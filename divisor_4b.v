==> flow/design.v <==
module mux_4b_4_1(
	input wire [1:0] sel,
	input wire [3:0] d3, d2, d1, d0,
	output reg [3:0] f
);
	always @(d3 or d2 or d1 or d0 or sel)
		case (sel)
			2'b00 : f = d0;
			2'b01 : f = d1;
			2'b10 : f = d2;
			2'b11 : f = d3;
		endcase
endmodule
module contador_2b(
	input wire clk, up,
	input rst,
	output reg [1:0] curr_numero
);
reg [1:0] next_numero;
localparam [1:0] 	b0 = 2'b00,
					b1 = 2'b01,
					b2 = 2'b10,
					b3 = 2'b11;
reg enable_up = 1;  
always @(posedge clk) begin
	if (rst) curr_numero <= b0;
	if(up) begin
		if(enable_up)
			begin
				curr_numero <= next_numero;
				enable_up <= 0;
			end
	end else
		enable_up <= 1;
end
always @*
	case ({up,curr_numero})
		{1'b1,b0} : next_numero = b1;
		{1'b1,b1} : next_numero = b2;
		{1'b1,b2} : next_numero = b3;
		{1'b1,b3} : next_numero = b0;
		default : next_numero = curr_numero;
	endcase
endmodule
module contador_4b(
	input wire clk, up, down, enable,
	input rst,
	output reg [3:0] curr_numero
);
reg [3:0] next_numero;
reg enable_btn = 1;
localparam [3:0] 	b00 = 4'b0000,
					b01 = 4'b0001,
					b02 = 4'b0010,
					b03 = 4'b0011,
					b04 = 4'b0100,
					b05 = 4'b0101,
					b06 = 4'b0110,
					b07 = 4'b0111,
					b08 = 4'b1000,
					b09 = 4'b1001,
					b10 = 4'b1010,
					b11 = 4'b1011,
					b12 = 4'b1100,
					b13 = 4'b1101,
					b14 = 4'b1110,
					b15 = 4'b1111;
always @(posedge clk)
	begin
		if (rst) curr_numero <= b00;
		else
		if(up ^ down) begin
			if(enable_btn & enable)
				begin
					curr_numero <= next_numero;
					enable_btn <= 0;
				end
		end else
			enable_btn <=1;
	end
always @*
	case ({down,up,curr_numero})
		{1'b0,1'b1,b00} : next_numero = b01;
		{1'b0,1'b1,b01} : next_numero = b02;
		{1'b0,1'b1,b02} : next_numero = b03;
		{1'b0,1'b1,b03} : next_numero = b04;
		{1'b0,1'b1,b04} : next_numero = b05;
		{1'b0,1'b1,b05} : next_numero = b06;
		{1'b0,1'b1,b06} : next_numero = b07;
		{1'b0,1'b1,b07} : next_numero = b08;
		{1'b0,1'b1,b08} : next_numero = b09;
		{1'b0,1'b1,b09} : next_numero = b10;
		{1'b0,1'b1,b10} : next_numero = b11;
		{1'b0,1'b1,b11} : next_numero = b12;
		{1'b0,1'b1,b12} : next_numero = b13;
		{1'b0,1'b1,b13} : next_numero = b14;
		{1'b0,1'b1,b14} : next_numero = b15;
		{1'b0,1'b1,b15} : next_numero = b00;
		{1'b1,1'b0,b00} : next_numero = b15;
		{1'b1,1'b0,b01} : next_numero = b00;
		{1'b1,1'b0,b02} : next_numero = b01;
		{1'b1,1'b0,b03} : next_numero = b02;
		{1'b1,1'b0,b04} : next_numero = b03;
		{1'b1,1'b0,b05} : next_numero = b04;
		{1'b1,1'b0,b06} : next_numero = b05;
		{1'b1,1'b0,b07} : next_numero = b06;
		{1'b1,1'b0,b08} : next_numero = b07;
		{1'b1,1'b0,b09} : next_numero = b08;
		{1'b1,1'b0,b10} : next_numero = b09;
		{1'b1,1'b0,b11} : next_numero = b10;
		{1'b1,1'b0,b12} : next_numero = b11;
		{1'b1,1'b0,b13} : next_numero = b12;
		{1'b1,1'b0,b14} : next_numero = b13;
		{1'b1,1'b0,b15} : next_numero = b14;
		default : next_numero = curr_numero;
	endcase
endmodule
module divisor (
	input wire clk,
	input wire rst,
	input wire [3:0] num,
	input wire [3:0] den,
	output reg [3:0] result, resto
);
	localparam [1:0] ESPERA = 2'b00;
	localparam [1:0] ERROR = 2'b01;
	localparam [1:0] RESTA = 2'b10;
	localparam [1:0] FIN = 2'b11;
	reg [1:0] state;
	always @(posedge clk)
	begin
		if(rst)
			begin
				state <= ESPERA;
				result <= 4'b0;
				resto <= num;
			end
		else
			begin
				case (state)
					ESPERA :
						begin
							if(num==4'b0000 && den != 4'b0000)  
								begin
									state <= FIN;
									result <= 4'b0000;
									resto <= 4'b0000;
								end
							else  
								begin
									if(num>=den && den != 4'b0000)  
										state <= RESTA;
									else
										state <= ERROR;
								end
						end
					RESTA:
						begin
							if(resto>=den)  
								begin
									resto <= resto - den;
									result++;
								end
							else  
								state <= FIN;
						end
					ERROR :  
						begin
							result <= 4'b1111;
							resto <= 4'b1111;
						end
				endcase
			end
	end
endmodule
module divisor_4b(
	input wire up, down, ok, clk, rst,
	output wire [3:0] leds
	);
wire[3:0] num, den;
wire[3:0] result, resto;
wire [1:0] sel;
wire [3:0] numero_4b;
wire up_inv, down_inv, ok_inv, rst_inv;
assign up_inv = ~up;
assign down_inv = ~down;
assign rst_inv = ~rst;
assign ok_inv = ~ok;
wire enable_cont_num = (sel == 2'b00);
wire enable_cont_den = (sel == 2'b01);
contador_4b contador_4b_num(
	.enable(enable_cont_num),
	.clk(clk),
	.up(up_inv),
	.down(down_inv),
	.rst(rst_inv),
	.curr_numero(num)
);
contador_4b contador_4b_den(
	.enable(enable_cont_den),
	.clk(clk),
	.up(up_inv),
	.down(down_inv),
	.rst(rst_inv),
	.curr_numero(den)
);
contador_2b contador_2b_0(
	.clk(clk),
	.up(ok_inv),
	.rst(rst_inv),
	.curr_numero(sel)
);
mux_4b_4_1 mux_4b_4_1_a_leds(
	.d0(num),
	.d1(den),
	.d2(result),
	.d3(resto),
	.f(leds),
	.sel(sel)
);
wire rst_div = (sel[1] == 0);
divisor divisor0(
	.clk(clk),
	.rst(rst_div),
	.num(num),
	.den(den),
	.result(result),
	.resto(resto)
);
endmodule
# Reports on divisor_4b
# The steps from the RTL of divisor_4b to its reports follow in flow order.
# Lines are those of the file above, counted from 1.
# The mark n/a stands for no value.
# design
top_module,divisor_4b
clk_port,clk
cell_library,sky130hd
lib_corner,tt_025C_1v80

# Word level
# Counts by Yosys on the flattened word-level netlist (proc, flatten, opt, wreduce; memories kept). Register bits leave out memories and registers merged into their read ports (data or address). Print and check cells are left out. Cells with the same type and inputs are merged into one.
# classes
addsub,2
n_cmp,2
n_eq,82
n_mux,19
n_logic,6
reduce_logical,49
# ops
operator,count
6-bit by 5-bit equality test with 1-bit output with constant B,32
6-bit equality test with constant B,32
4-bit parallel mux with 16-bit select,2
2-bit OR reduction,32
16-bit nonzero test,2
4-bit parallel mux with 3-bit select,2
4-bit parallel mux with 4-bit select,1
4-bit two-way mux,4
3-bit equality test with constant B,4
3-bit AND reduction,4
2-bit two-way mux,6
4-bit >= comparator,2
2-bit parallel mux with 4-bit select,1
2-bit equality test with constant B,3
2-bit inequality test with constant B,3
2-bit AND reduction,3
3-bit by 2-bit inequality test with 1-bit output with constant B,2
6-bit inequality test with constant B,1
2-bit by 1-bit equality test with 1-bit output with constant B,2
2-bit by 1-bit inequality test with 1-bit output with constant B,2
2-bit logical NOT,2
4-bit by 1-bit adder with 4-bit output with constant B,1
4-bit by 1-bit inequality test with 1-bit output with constant B,1
4-bit subtractor,1
4-bit logical NOT,1
4-bit nonzero test,1
2-bit parallel mux with 2-bit select,1
1-bit inverter,3
# Not listed: further kinds 6, cells in them 9.
# word_totals
ff_bits,23
input_bits,5
output_inout_bits,4
wordCells,169

# Longest topological paths
# Yosys ltp: most cells in a row. Word level: on the elaborated netlist, between registers, memories and ports. Mapped: between sequential cells and ports; inverters and the memories' decode and read muxes count.
# logic_depth
depth_word,5
ABC_AREA,0
depth_mapped,8
mapped_depth_nobuf,7

# Mapped cells and area
# The flow's flattened synthesis, as Yosys stat reports it; memories are mapped. The netlist is that of the ABC_AREA named above (0 if unset); the other value can give another one.
# The area totals of this step are shown rounded.
# by_type
cell_type,count,type_area_um2
sky130_fd_sc_hd__dfxtp_1,16,320.307
sky130_fd_sc_hd__edfxtp_1,8,240.23
sky130_fd_sc_hd__ha_1,11,137.632
sky130_fd_sc_hd__nand2_1,20,75.072
sky130_fd_sc_hd__mux4_2,3,67.565
sky130_fd_sc_hd__o21ai_0,12,60.058
sky130_fd_sc_hd__inv_1,14,52.55
sky130_fd_sc_hd__a21oi_1,10,50.048
sky130_fd_sc_hd__a31oi_1,8,50.048
sky130_fd_sc_hd__nor2_1,13,48.797
sky130_fd_sc_hd__o211ai_1,5,37.536
sky130_fd_sc_hd__xnor2_1,4,35.034
sky130_fd_sc_hd__buf_6,3,33.782
sky130_fd_sc_hd__o221a_1,3,33.782
sky130_fd_sc_hd__clkbuf_1,8,30.029
sky130_fd_sc_hd__mux4_1,1,26.275
sky130_fd_sc_hd__nand2b_1,4,25.024
sky130_fd_sc_hd__nor2b_1,4,25.024
# Other cell types: 40; their cells: 57.
# synth_totals
cells,204
mapped_area_mm2,0.0018
seq_area_mm2,0.00056
ffs,24
buffers,15
# By module: a second synthesis without flattening, with its own total; a netlist apart from the flattened one above.
# unflattened
cells_unflattened,224
area_unflattened_mm2,0.002
# Rows give one instance, submodules left out.
# by_module
mod,instances,n_cells,mod_area_mm2,mod_seq_area_mm2
contador_4b,2,59,0.00045,0.00011
divisor,1,84,0.00081,0.00026
contador_2b,1,11,0.00013,0.00008
mux_4b_4_1,1,4,0.00011,0
divisor_4b,1,7,0.000029,0

# Path before layout
# Source: OpenSTA report_checks on the synthesized netlist (no wires, ideal clock, input and output delay 20% of the period each), path of least setup slack; recovery checks are left aside. Register names are those of the netlist, which keeps one name where synthesis merged equal registers.
# synth_path
path_kind,register to register
from,register contador_4b_den.curr_numero[2]
to,register divisor0.resto[0]
clock_period_ns,4.24
setup_ns,0.361
t_first_pin_ns,0.000
t_arrival_ns,1.835
required_ns,3.879
path_slack_ns,2.044
path_delay_ns,2.196
driving_pins,8
n_path_buf,1
period_less_setup_slack_ns,2.196
# "path_delay_ns" = arrival - input delay + setup time.
# "driving_pins" counts driving pins, that of a launching flip-flop among them; a cell with two outputs on the path counts twice.
# "period_less_setup_slack_ns" is the clock period less the worst setup slack; recovery checks do not enter. This is arithmetic on one report: input and output delays are still those of the set period (20% each).
# Between the ends stands the longest chain of elaborated cells between them, by number of cells; it is not shown to be the way that was timed. Of several equally long chains one is given.
# Each line given opens the expression or statement behind the cell; cells for indexed reads and writes are added by Yosys, which also makes memories of some case tables.
# At most two assigning lines are given for a register; there are more.
# Only ways into the end's enable, where the timed path ends, are counted here.
# synth_between
cell_sequence,sky130_fd_sc_hd__dfxtp_1 -> sky130_fd_sc_hd__clkbuf_1 -> sky130_fd_sc_hd__inv_1 -> sky130_fd_sc_hd__ha_1 -> sky130_fd_sc_hd__o21ai_0 -> sky130_fd_sc_hd__a31oi_1 -> sky130_fd_sc_hd__o21ai_2 -> sky130_fd_sc_hd__o21ai_0
elab_chain_len,4
cells_between,6
cone_classes,compare (1); eq/ne (2); reduce/logical (3)
# synth_lines
item,line_no,text
from (decl),48,output reg [3:0] curr_numero
from (assign),70,if (rst) curr_numero <= b00;
from (assign),75,curr_numero <= next_numero;
4-bit nonzero test,143,if(num==4'b0000 && den != 4'b0000)
1-bit logical AND,143,
3-bit by 2-bit inequality test with 1-bit output,n/a,
3-bit AND reduction,n/a,
to (assign),136,resto <= num;
to (assign),161,resto <= resto - den;
to (decl),123,"output reg [3:0] result, resto"

# Timing after layout
# Path of least setup slack in the final report of run 2 (OpenROAD, finished layout, wires in). Where an end is a register, its clock arrival counts in the times.
# layout_path
path_kind,register to output
from,register contador_2b_0.curr_numero[0]
to,output port leds[0]
clock_period_ns,1.65
out_delay_ns,0.33
t_first_pin_ns,0.26
t_arrival_ns,1.48
required_ns,1.32
path_slack_ns,-0.16
driving_pins,4
n_path_buf,2
# Between the ends stands the longest chain of elaborated cells between them, by number of cells; it is not shown to be the way that was timed. Of several equally long chains one is given.
# layout_between
cell_sequence,sky130_fd_sc_hd__edfxtp_1 -> sky130_fd_sc_hd__buf_4 -> sky130_fd_sc_hd__mux4_2 -> sky130_fd_sc_hd__buf_2
elab_chain_len,2
cells_between,5
cone_classes,eq/ne (3); mux (1); reduce/logical (1)
# layout_lines
item,line_no,text
from (decl),17,output reg [1:0] curr_numero
from (assign),26,if (rst) curr_numero <= b0;
from (assign),30,curr_numero <= next_numero;
2-bit equality test,7,case (sel)
4-bit parallel mux with 4-bit select,7,
to (decl),178,output wire [3:0] leds

# Design divisor_4b on sky130hd. What follows are 2 stored runs of the flow, each under its own settings; their order means nothing. The constraints put input and output delay at 20% of the set period each and load the outputs with 0.01 pF.
# "clock_period_reached_ns" means the clock period less the worst setup slack. The figure is calculated, with input and output delays left at 20% of the set period.
# "critical_path_time_ns" is the time allowed to the run's worst setup path (the clock period less input and output delay, where it has them) less its slack. Clock arrival times count: a late capture clock shortens it, a late launch clock lengthens it.
# "power_mw": no workload was simulated; the value follows from the tool's default switching activity.
# Values from the reports are rounded here.
# A setting shown as -- is not set for that run.
# A result given as -- is not shown for that run.
run name,period_ns,CORE_UTILIZATION,PLACE_DENSITY,CELL_PAD_IN_SITES_DETAIL_PLACEMENT,ABC_AREA,GPL_ROUTABILITY_DRIVEN,CAP_MARGIN,CORE_MARGIN,SLEW_MARGIN,holdWs_ns,finish.utilization_pct,power_mw,setup_ws_ns,die_mm2,synthesis_area_mm2,clock_period_reached_ns,critical_path_time_ns,path_kind,fin_tns_ns
run 1,1.72,68,0.52,1,0,1,20,2,20,--,--,--,--,--,--,--,--,--,--
run 2,1.65,40,--,--,--,--,20,2,20,0.53,57,1.8,-0.16,0.0051,0.0018,1.814,1.48,register to output,-1.8
# Run 1: incomplete, placement halted on DPL-0033
